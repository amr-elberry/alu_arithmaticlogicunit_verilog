==> flow/design.v <==
module ARITHMATIC_UNIT#(parameter alu_width =16)
(
  input wire [alu_width-1:0]  A,B,
  input wire                  clk,rst,
  input wire arith_enable,
  input wire [1:0]            alu_fun,
  output reg                  arith_carry,
  output reg                  arith_flag,carry_out,
  output reg [alu_width-1:0]  arith_out);
reg [alu_width-1:0] arith_out_reg;
wire carry_out_reg;
reg arith_flag_reg;  
always@(posedge clk or negedge rst)
begin
  if(!rst)
    begin
    arith_out <= 16'b0;
    carry_out <= 16'b0;
    arith_flag <= 16'b0;
    end
  else
   begin
    arith_out <= arith_out_reg;
    carry_out <= carry_out_reg;
    arith_flag <= arith_flag_reg;
   end 
end
always@(*)
  begin
    arith_out_reg   = 1'b0  ;
    arith_flag_reg  = 1'b0 ;
      if(arith_enable)
        begin
    case(alu_fun)  
    4'b00:begin
    arith_out_reg   = A+B  ;
    arith_flag_reg  = 1'b1 ;
            end
    4'b01:begin
    arith_out_reg   = A-B  ;
    arith_flag_reg  = 1'b1 ;
           end
    4'b10:begin
    arith_out_reg   = A*B  ;
    arith_flag_reg  = 1'b1 ;
            end
    4'b11:begin
    arith_out_reg   = A/B  ;
    arith_flag_reg  = 1'b1 ;
           end
          endcase
          end    
end
assign carry_out_reg = arith_out_reg[alu_width] ;
endmodule
module LOGIC_UNIT#(parameter alu_width =16)
(
  input wire [alu_width-1:0]  A,B,
  input wire                  clk,rst,
  input wire logic_enable,
  input wire [1:0]            alu_fun,
  output reg                  logic_flag,
  output reg [alu_width-1:0]  logic_out);
reg logic_out_reg;
reg logic_flag_reg;
always @ (posedge clk or negedge rst)
 begin 
   if (!rst)
     begin
      logic_out  <= 'b0 ;
      logic_flag <= 'b0 ;	
	 end
   else
     begin   
      logic_out  <= logic_out_reg ;
      logic_flag <= logic_flag_reg ;
	 end
 end	
always@(*)
begin
    logic_out_reg  = 1'b0  ;
    logic_flag_reg = 1'b0 ;
    if(logic_enable)
        begin
    case(alu_fun)  
    4'b00:begin
    logic_out_reg   = A&&B  ;
    logic_flag_reg  = 1'b1 ;
            end
    4'b01:begin
    logic_out_reg   = A||B  ;
    logic_flag_reg  = 1'b1 ;
           end
    4'b10:begin
    logic_out_reg   = !(A&&B) ;
    logic_flag_reg  = 1'b1 ;
            end
    4'b11:begin
    logic_out_reg   = !(A||B) ;
    logic_flag_reg  = 1'b1 ;
           end
          endcase
          end            
end 
endmodule
module shift_unit#(parameter alu_width =16)
(
  input wire [alu_width-1:0]  A,B,
  input wire                  clk,rst,
  input wire                shift_enable,
  input wire [1:0]            alu_fun,
  output reg                  shift_flag,
  output reg [alu_width-1:0]  shift_out);
reg [alu_width-1:0]  shift_out_reg ;
reg shift_flag_reg ;
always @ (posedge clk or negedge rst)
 begin 
   if (!rst)
     begin
      shift_out  <= 'b0 ;
      shift_flag <= 'b0 ;	
	 end
   else
     begin   
      shift_out  <= shift_out_reg ;
      shift_flag <= shift_flag_reg ;
	 end
 end
   always@(*)
begin
        shift_out_reg = 1'b0;
        shift_flag_reg = 1'b0;
      if(shift_enable)
        begin
      case(alu_fun)  
        4'b00:begin
        shift_flag_reg = 1'b1;
        shift_out_reg = A >> 1;
        end
        4'b01:begin
        shift_out_reg = A << 1;
        shift_flag_reg = 1'b1;
        end
        4'b10:begin
        shift_flag_reg = 1'b1;
        shift_out_reg = B >> 1;
         end
        4'b11:begin
        shift_flag_reg = 1'b1;
        shift_out_reg = B << 1;
        end
      endcase
end
end 
endmodule
module TOP_VIEW#(parameter alu_width =16)
(
  input wire [alu_width-1:0]    A,B,
  input wire                    clk,rst,
  input wire [3:0]              alu_fun,
  output wire                   arith_flag,carry_out,logic_flag,comp_flag,shift_flag,
  output wire [alu_width-1:0]   arith_out,logic_out,comp_out,shift_out
  );
wire                  comp_enable ;
wire                  shift_enable ;
wire                  logic_enable ;
wire                  arith_enable ;
  DECODER_UNIT U_decoder(
  .alu_fun(alu_fun[3:2]),
  .arith_enable(arith_enable),
  .logic_enable(logic_enable),
  .shift_enable(shift_enable),
  .comp_enable(comp_enable)
  );
  ARITHMATIC_UNIT U_arithmatic(
  .A(A),
  .arith_enable(arith_enable),
  .B(B),
  .clk(clk),
  .rst(rst),
  .alu_fun(alu_fun[1:0]),
  .arith_out(arith_out),
  .arith_flag(arith_flag),
  .carry_out(carry_out),
  .arith_carry(arith_carry)
  );
   LOGIC_UNIT U_logic(
  .A(A),
  .logic_enable(logic_enable),
  .B(B),
  .clk(clk),
  .rst(rst),
  .alu_fun(alu_fun[1:0]),
  .logic_out(logic_out),
  .logic_flag(logic_flag)
   );
   comparsion_unit U_comp (
  .A(A),
  .comp_enable(comp_enable),
  .B(B),
  .clk(clk),
  .rst(rst),
  .alu_fun(alu_fun[1:0]),
  .comp_out(comp_out),
  .comp_flag(comp_flag)
  );
  shift_unit U_shift(
  .A(A),
  .shift_enable(shift_enable),
  .B(B),
  .clk(clk),
  .rst(rst),
  .alu_fun(alu_fun[1:0]),
  .shift_out(shift_out),
  .shift_flag(shift_flag)
  );
endmodule
module comparsion_unit#(parameter alu_width =16)
(
  input wire [alu_width-1:0]  A,B,
  input wire                  clk,rst,
  input wire comp_enable,
  input wire [1:0]            alu_fun,
  output reg                  comp_flag,
  output reg [alu_width-1:0]  comp_out);
reg comp_out_reg ;
reg  comp_flag_reg ;
always @ (posedge clk or negedge rst)
 begin 
   if (!rst)
     begin
      comp_out  <= 'b0 ;
      comp_flag <= 'b0 ;	
	 end
   else
     begin   
      comp_out  <= comp_out_reg ;
      comp_flag <= comp_flag_reg ;
	 end
 end
always@(*)
    begin
      comp_out_reg = 1'b0;
      comp_flag_reg = 1'b0;
      if(comp_enable)
        begin
  case(alu_fun)
      4'b00:begin
      comp_out_reg = 1'b0;
      comp_flag_reg = 1'b1;
      end 
      4'b01:begin
        comp_flag_reg  = 1'b1;
        if(A==B)
           begin
    comp_out_reg = 1'b1;
          end
       else
          begin
    comp_out_reg   = 1'b0;
          end
        end
    4'b10:begin
      comp_flag_reg  = 1'b1 ;
      if(A > B)
        begin
    comp_out_reg   = 1'b1;
        end
    else
        begin
    comp_out_reg   = 1'b0;
        end
        end
    4'b11:begin
      comp_flag_reg  = 1'b1;
      if(A < B)
          begin
    comp_out_reg   = 16'b1;
          end
    else
          begin
    comp_out_reg   = 1'b0;
          end
      end
   endcase
          end
   end
  endmodule
module DECODER_UNIT
(input wire [1:0]            alu_fun,
output reg arith_enable,logic_enable,comp_enable,shift_enable);
  always@(*)
  begin
    arith_enable = 1'b0;
    logic_enable = 1'b0;
    comp_enable = 1'b0;
    shift_enable = 1'b0;
    case(alu_fun)
      4'b00:arith_enable = 1'b1;
      4'b01:logic_enable = 1'b1;
      4'b10:comp_enable = 1'b1;
      4'b11:shift_enable = 1'b1;
      default: begin
            arith_enable = 1'b0;
            logic_enable = 1'b0;
            comp_enable =1'b 0;
            shift_enable = 1'b0;
        end
      endcase
  end
endmodule
**From RTL to reports: TOP_VIEW**

The steps from the RTL of TOP_VIEW to its reports follow in flow order.
Line numbers count from 1 in the design file above.
Operators: Yosys type, input widths -> output width; for muxes data width and select width s.
Library cell names are shortened.
A cell with n/a has no value.

- Top module: TOP_VIEW
- Clock: clk
- Library: sky130hd
- Timing corner: tt_025C_1v80

**Elaborated design**

Yosys after proc, flatten, opt, wreduce and memory -nomap, before mapping. Enables and synchronous resets that opt folds into registers are not counted as muxes. Memory bits, and registers merged into a memory's read port (data or address), are not among the register bits. Print and check cells are not counted. Equal cells are merged and count once.

- Add/subtract/negate cells: 2
- Divide/modulo/power cells: 1
- Equal/unequal tests: 7
- Reductions and logical operators: 11
- Multiplexer cells: 20
- $mul: 1
- $lt $le $gt $ge: 2

Operators by type and width:

| operator | count |
|---|---|
| $div 16x16->16 | 1 |
| $mul 16x16->16 | 1 |
| $pmux 16 s4 | 2 |
| $mux 16 | 2 |
| $add 16x16->16 | 1 |
| $sub 16x16->16 | 1 |
| $gt 16x16->1 | 1 |
| $lt 16x16->1 | 1 |
| $eq 16x16->1 | 1 |
| $logic_and 16x16->1 | 1 |
| $logic_or 16x16->1 | 1 |
| $reduce_or 3->1 | 4 |
| $mux 1 | 10 |
| $eq 2x2->1 const B | 4 |
| $pmux 1 s4 | 2 |
| $pmux 1 s2 | 4 |
| $eq 2x1->1 const B | 2 |
| $logic_not 2->1 | 2 |
| $reduce_or 4->1 | 1 |
| $logic_not 1->1 | 2 |

- Elaborated cells: 52
- Output and inout port bits: 69
- Register bits after elaboration: 38
- Input bits: 38

**Longest topological paths**

Depth = most cells in a row (Yosys ltp): at word level without a register or memory, in the mapped netlist without a sequential cell, where the memories' decode and read muxes count.

- Depth in word-level cells: 4
- ABC_AREA: 0
- Depth in mapped cells: 136

**After synthesis**

Source: synth_stat.txt of the flow (Yosys; design flattened, memories mapped). It holds for the ABC_AREA given above (unset counts as 0); a run with the other value may have another netlist.

- Cells in the netlist: 1878
- Buffers: 111
- Flip-flop cells: 38
- Chip area (Yosys): 14388.8 um2

Cells by type:

| cell | count | total area (um2) |
|---|---|---|
| ha_1 | 219 | 2.74E+03 |
| fa_1 | 82 | 1.64E+03 |
| dfrtp_1 | 38 | 950.912 |
| inv_1 | 184 | 690.662 |
| nand2_1 | 176 | 660.634 |
| nor2_1 | 169 | 634.358 |
| a21oi_1 | 119 | 595.571 |
| xnor2_1 | 68 | 595.571 |
| xor2_1 | 48 | 420.403 |
| o21ai_0 | 77 | 385.37 |
| mux4_2 | 15 | 337.824 |
| nor3_1 | 65 | 325.312 |
| o21a_1 | 40 | 300.288 |
| a21o_1 | 33 | 247.738 |
| buf_4 | 33 | 247.738 |
| clkbuf_1 | 64 | 240.23 |
| nor2b_1 | 32 | 200.192 |
| mux2_2 | 17 | 191.434 |

Other cell types: 78; their cells: 399.
By module: a second synthesis without flattening, with its own total; a netlist apart from the flattened one above.

- Cells (unflattened synthesis): 1838
- Area (unflattened synthesis): 14318.7 um2

Rows give one instance, submodules left out.

Modules:

| module | instances | cells | area (um2) |
|---|---|---|---|
| ARITHMATIC_UNIT | 1 | 1664 | 12634.6 |
| shift_unit | 1 | 55 | 732.0 |
| comparsion_unit | 1 | 79 | 628.1 |
| LOGIC_UNIT | 1 | 36 | 297.8 |
| DECODER_UNIT | 1 | 4 | 26.3 |
| TOP_VIEW | 1 | 0 | 0.0 |

**Path before layout**

OpenSTA on the mapped netlist: ideal clock, no wires. The path of least setup slack (recovery checks aside). Input and output delay are each 20% of the period. Register names are those of the netlist, which keeps one name where synthesis merged equal registers.

- Kind: input to register
- Start point: input B[0]
- End point: register U_arithmatic.arith_out[0]
- Stages: 119
- Data required time: 29567 ps
- Delay of the path: 25416 ps
- Library setup time: 133 ps
- Arrival time: 31223 ps
- Time at the first pin: 5940 ps
- Period: 29700 ps
- Slack: -1657 ps
- Synthesis period reached: 31357 ps

"delay of the path" is the arrival time less input delay plus setup time.
"stages": output pins that drive a net of the path, with the launching flip-flop's if there is one; two outputs of one cell count as two.
"synthesis period reached" = period - worst setup slack (recovery checks aside). The figure is calculated, with input and output delays left at 20% of the set period.
The rows between start and end are the longest chain of elaborated cells between them; the timing report does not say that the signal goes this way. Where chains are equally long, one stands for them.
Each line given opens the expression or statement behind the cell; cells for indexed reads and writes are added by Yosys, which also makes memories of some case tables.

- Cell sequence: clkbuf_1 inv_1 ha_1 nor4b_1 nand4_1 a32oi_1 ha_1 or3_1 a41o_1 ha_1 a21o_1 a31oi_1 nor2_1 a211oi_1 nand2b_1 ha_1 o21a_1 o22ai_1 (+83 left out) o211ai_1 o211ai_1 a311oi_1 o21ai_0 a21o_1 clkbuf_1 clkbuf_1 nand2_1 o21ai_0 ha_1 a21o_1 a21o_1 a211oi_1 o21bai_1 a31oi_1 o21ai_0 o31ai_1 a211oi_1
- Length of the longest elaborated chain: 3

Ends and longest elaborated chain, after synthesis:

| what | RTL line | RTL |
|---|---|---|
| from (decl) | 158 | `input wire [alu_width-1:0]    A,B,` |
| $div 16x16->16 | 48 | `arith_out_reg   = A/B  ;` |
| $pmux 16 s4 | 34 | `case(alu_fun)` |
| $mux 16 | 32 | `if(arith_enable)` |
| to (assign) | 17 | `arith_out <= 16'b0;` |
| to (assign) | 23 | `arith_out <= arith_out_reg;` |
| to (decl) | 9 | `output reg [alu_width-1:0]  arith_out);` |

**Worst path after layout**

From the final timing report of stored run 1: the path of least setup slack in the routed layout; clock arrival at registers is part of the times.
The report prints the path's times to 10 ps; the period is as set.

- Kind: input to register
- Start point: input B[14]
- End point: register U_arithmatic.arith_out[0]
- Period: 33500 ps
- Library setup time: 130 ps
- Arrival time: 32570 ps
- Time at the first pin: 6700 ps
- Slack: 1110 ps
- Data required time: 33680 ps
- Stages: 120

The rows between start and end are the longest chain of elaborated cells between them; the timing report does not say that the signal goes this way. Where chains are equally long, one stands for them.

- Cell sequence: dlygate4sd2_1 buf_6 nor4_4 buf_4 and4_1 buf_4 a32oi_1 ha_1 or3_1 a41o_1 ha_4 a21o_1 a31oi_4 nor2_4 a211oi_4 nand2b_4 ha_1 o21a_1 (+84 left out) a21oi_2 o211ai_1 buf_4 a311oi_4 o21ai_2 a21o_2 buf_4 nand2_1 o21ai_0 ha_1 a21o_1 a21o_1 a211oi_2 o21bai_1 a31oi_1 o21ai_1 o31ai_2 a211oi_1
- Length of the longest elaborated chain: 3

Ends and longest elaborated chain, after layout:

| what | RTL line | RTL |
|---|---|---|
| from (decl) | 158 | `input wire [alu_width-1:0]    A,B,` |
| $div 16x16->16 | 48 | `arith_out_reg   = A/B  ;` |
| $pmux 16 s4 | 34 | `case(alu_fun)` |
| $mux 16 | 32 | `if(arith_enable)` |
| to (assign) | 17 | `arith_out <= 16'b0;` |
| to (assign) | 23 | `arith_out <= arith_out_reg;` |
| to (decl) | 9 | `output reg [alu_width-1:0]  arith_out);` |

Add stored flow runs of TOP_VIEW

Measured results for TOP_VIEW: 2 stored runs of the Yosys and OpenROAD flow on sky130hd. The settings differ; the order carries no meaning. The constraints put input and output delay at 20% of the set period each and load the outputs with 0.01 pF.
"worst path time": the worst setup path's part of the clock period (all of it between registers, 20% less for each end at a port) less its slack. A launch clock that arrives late makes it longer, a capture clock that arrives late makes it shorter.
"total power after layout": no workload was simulated; the value follows from the tool's default switching activity.
"worst path time" is given in steps of 10 ps.
Among the settings, -- means not set for that run.
Among the results, -- means that no value is shown for the run.

| name | stored run 1 | stored run 2 |
|---|---|---|
| period_ns | 33.5 | 33.7 |
| CORE_UTILIZATION | 24 | 65 |
| PLACE_DENSITY_LB_ADDON | 0.05 | 0.23 |
| CORE_ASPECT_RATIO | 0.97 | -- |
| CELL_PAD_IN_SITES_GLOBAL_PLACEMENT | 2 | -- |
| TNS_END_PERCENT | 95 | -- |
| ABC_AREA | 0 | 1 |
| GPL_TIMING_DRIVEN | 0 | 1 |
| MAX_ROUTING_LAYER | met5 | -- |
| CAP_MARGIN | 20 | 20 |
| CORE_MARGIN | 2 | 2 |
| SLEW_MARGIN | 20 | 20 |
| SETUP_SLACK_MARGIN | -- | 5.0 |
| GPL_ROUTABILITY_DRIVEN | -- | 0 |
| CTS_CLUSTER_SIZE | -- | 95 |
| MIN_ROUTING_LAYER | -- | met1 |
| synthesized cell area (um2) | 14388.8 | -- |
| total die area (um2) | 61928.6 | -- |
| standard-cell area after layout (um2) | 18462.7 | -- |
| total power after layout (W) | 0.000775 | -- |
| setup total negative slack (ps) | 0 | -- |
| smallest setup slack (ps) | 1111 | -- |
| worst path time (ps) | 25690 | -- |
| critical path kind | input to register | -- |

Stored run 2: stopped before the end: routing reported GRT-0232
